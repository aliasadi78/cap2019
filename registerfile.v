==> flow/design.v <==
module RegisterFile(ReadRegister1, ReadRegister2, WriteRegister, WriteData, Hi , Lo , SR, RegWrite, clk, rest, SR_Flag , ReadData1, ReadData2 , BA);
	input [3:0] ReadRegister1, ReadRegister2, WriteRegister;
	input [15:0] WriteData , Hi , Lo , SR ;
	input RegWrite, clk, rest;
	output SR_Flag ;
	output [15:0] ReadData1, ReadData2 , BA;
	reg SR_Flag_register;
	reg [15:0] ReadData1_register, ReadData2_register , BA_register;
	assign SR_Flag = SR_Flag_register ; 
	assign ReadData1 =ReadData1_register ;
	assign ReadData2 = ReadData2_register ; 
	assign BA = BA_register ;
	reg [15:0] Registers [15:0];
integer i;
initial begin
	for (i = 0 ; i < 16 ; i = i+1) begin 
		Registers [i] <= 0 ;
	end
end
always @(posedge clk)
	begin	
		if (rest) begin 
			for (i = 0 ; i < 16 ; i = i+1) begin 
				Registers [i] <= 0 ;
			end
		end else begin 
			Registers[12] <= Hi ;
			Registers[13] <= Lo ;
			Registers[9] <= SR ;
			if (RegWrite == 1 && WriteRegister != 0 && WriteRegister != 12 && WriteRegister != 13 && WriteRegister !=9) 
				Registers[WriteRegister] <= WriteData;
		end
	end
always @(negedge clk)
	begin	
		SR_Flag_register <=Registers[9][15] ;
		BA_register <= Registers[10] ;
		ReadData1_register <= Registers[ReadRegister1];
		ReadData2_register <= Registers[ReadRegister2];
	end
endmodule
## From RTL to reports: RegisterFile

The steps from the RTL of RegisterFile to its reports follow in flow order.
Line numbers count from 1 in the design file above.
Operators carry their Yosys type and port widths (W data, S select, Z words).
Library cell names are shortened.
A cell with n/a has no value.

- Top module: RegisterFile
- Clock input: clk
- Cell library: sky130hd
- Corner: tt_025C_1v80

## Elaborated design

Source: Yosys, flattened and elaborated, memories not mapped. Widths are those after wreduce; folded enables and synchronous resets count as part of the registers. Registers that Yosys merges into a memory's read port (data or address) are not register bits. Print and check cells do not count.
Yosys's memory passes give these memory sizes; they may raise the number of words (mostly to a power of two), join words into wider ones and drop unused or constant bits.

- Equal/unequal tests: 3
- Multiplexer cells: 14
- Bitwise gates (word level): 3
- Reduce/logical cells: 5

Operators by type and width:

| kind | number |
|---|---|
| $mux W16 | 8 |
| $ne A4 B4 Y1 const B | 3 |
| $mux W4 | 2 |
| $logic_and A1 B1 Y1 | 4 |
| $reduce_bool A4 Y1 | 1 |
| $mux W1 | 4 |
| $or A1 B1 Y1 | 3 |

- Bits in registers: 0
- Bits in writable memories: 256
- Memories kept: 1
- Input port bits: 79

Memories:

| name | depth | bits a word | RTL line | RTL |
|---|---|---|---|---|
| Registers | 16 | 16 | 13 | `reg [15:0] Registers [15:0];` |

## Logic depth

Depth = most cells in a row (Yosys ltp): at word level without a register or memory, in the mapped netlist without a sequential cell, where the memories' decode and read muxes count.

- Depth in word-level cells: 7
- ABC_AREA: 0
- Depth in mapped cells: 5
- Depth with buffers taken out: 3

## Mapped cells and area

The flow's flattened synthesis, as Yosys stat reports it; memories are mapped. The netlist is that of the ABC_AREA named above (0 if unset); the other value can give another one.

- Mapped cells: 888
- Synthesis area: 13828.3 um2
- Sequential part of the area: 8187.9 um2
- Flip-flop cells: 305

Cell types:

| type | number | area in all (um2) |
|---|---|---|
| edfxtp_1 | 208 | 6245.99 |
| mux4_2 | 128 | 2.88E+03 |
| dfxtp_1 | 97 | 1.94E+03 |
| and2_1 | 194 | 1.21E+03 |
| a22oi_1 | 64 | 480.461 |
| nor2b_1 | 52 | 325.312 |
| clkbuf_1 | 59 | 221.462 |
| nand2_1 | 33 | 123.869 |
| buf_6 | 9 | 101.347 |
| or2_1 | 12 | 75.072 |
| buf_4 | 6 | 45.043 |
| nor2_1 | 9 | 33.782 |
| nor3_2 | 3 | 30.029 |
| nand4bb_1 | 2 | 22.522 |
| nor2_4 | 2 | 22.522 |
| buf_2 | 4 | 20.019 |
| or4b_4 | 1 | 13.763 |
| nand2b_1 | 2 | 12.512 |

Other cell types: 3; their cells: 3.

## Implementation results

RegisterFile through Yosys and OpenROAD on sky130hd: 2 stored runs, unordered, with their settings and measured results. The constraints put input and output delay at 20% of the set period each and load the outputs with 0.01 pF.

### Run 1

Settings: `period_ns=3.26`, `CORE_UTILIZATION=42`, `PLACE_DENSITY=0.8`, `HOLD_SLACK_MARGIN=0.09`, `CORE_MARGIN=7`, `TNS_END_PERCENT=25`, `ABC_AREA=0`, `GPL_TIMING_DRIVEN=0`, `CTS_CLUSTER_SIZE=87`, `MIN_ROUTING_LAYER=met1`, `CAP_MARGIN=20`, `SLEW_MARGIN=20`

- Worst setup slack after layout: -0.077 ns
- Yosys chip area after synthesis: 13828.3 um2
- Post-route setup TNS: -2.439 ns
- Total die area: 38200.7 um2
- Utilization after routing: 52.8 %
- Worst hold slack: 0.632 ns

### Run 2

Settings: `period_ns=6.54`, `CORE_UTILIZATION=57`, `SETUP_SLACK_MARGIN=-0.6`, `PLACE_DENSITY_LB_ADDON=0.26`, `GPL_ROUTABILITY_DRIVEN=0`, `CTS_CLUSTER_SIZE=41`, `CTS_CLUSTER_DIAMETER=397`, `MIN_ROUTING_LAYER=met2`, `CAP_MARGIN=20`, `CORE_MARGIN=2`, `SLEW_MARGIN=20`

- Worst setup slack after layout: 0.348 ns
- Yosys chip area after synthesis: 13828.3 um2
- Post-route setup TNS: 0.000 ns
- Total die area: 25521.7 um2
- Utilization after routing: 67.8 %
- Worst hold slack: 1.249 ns
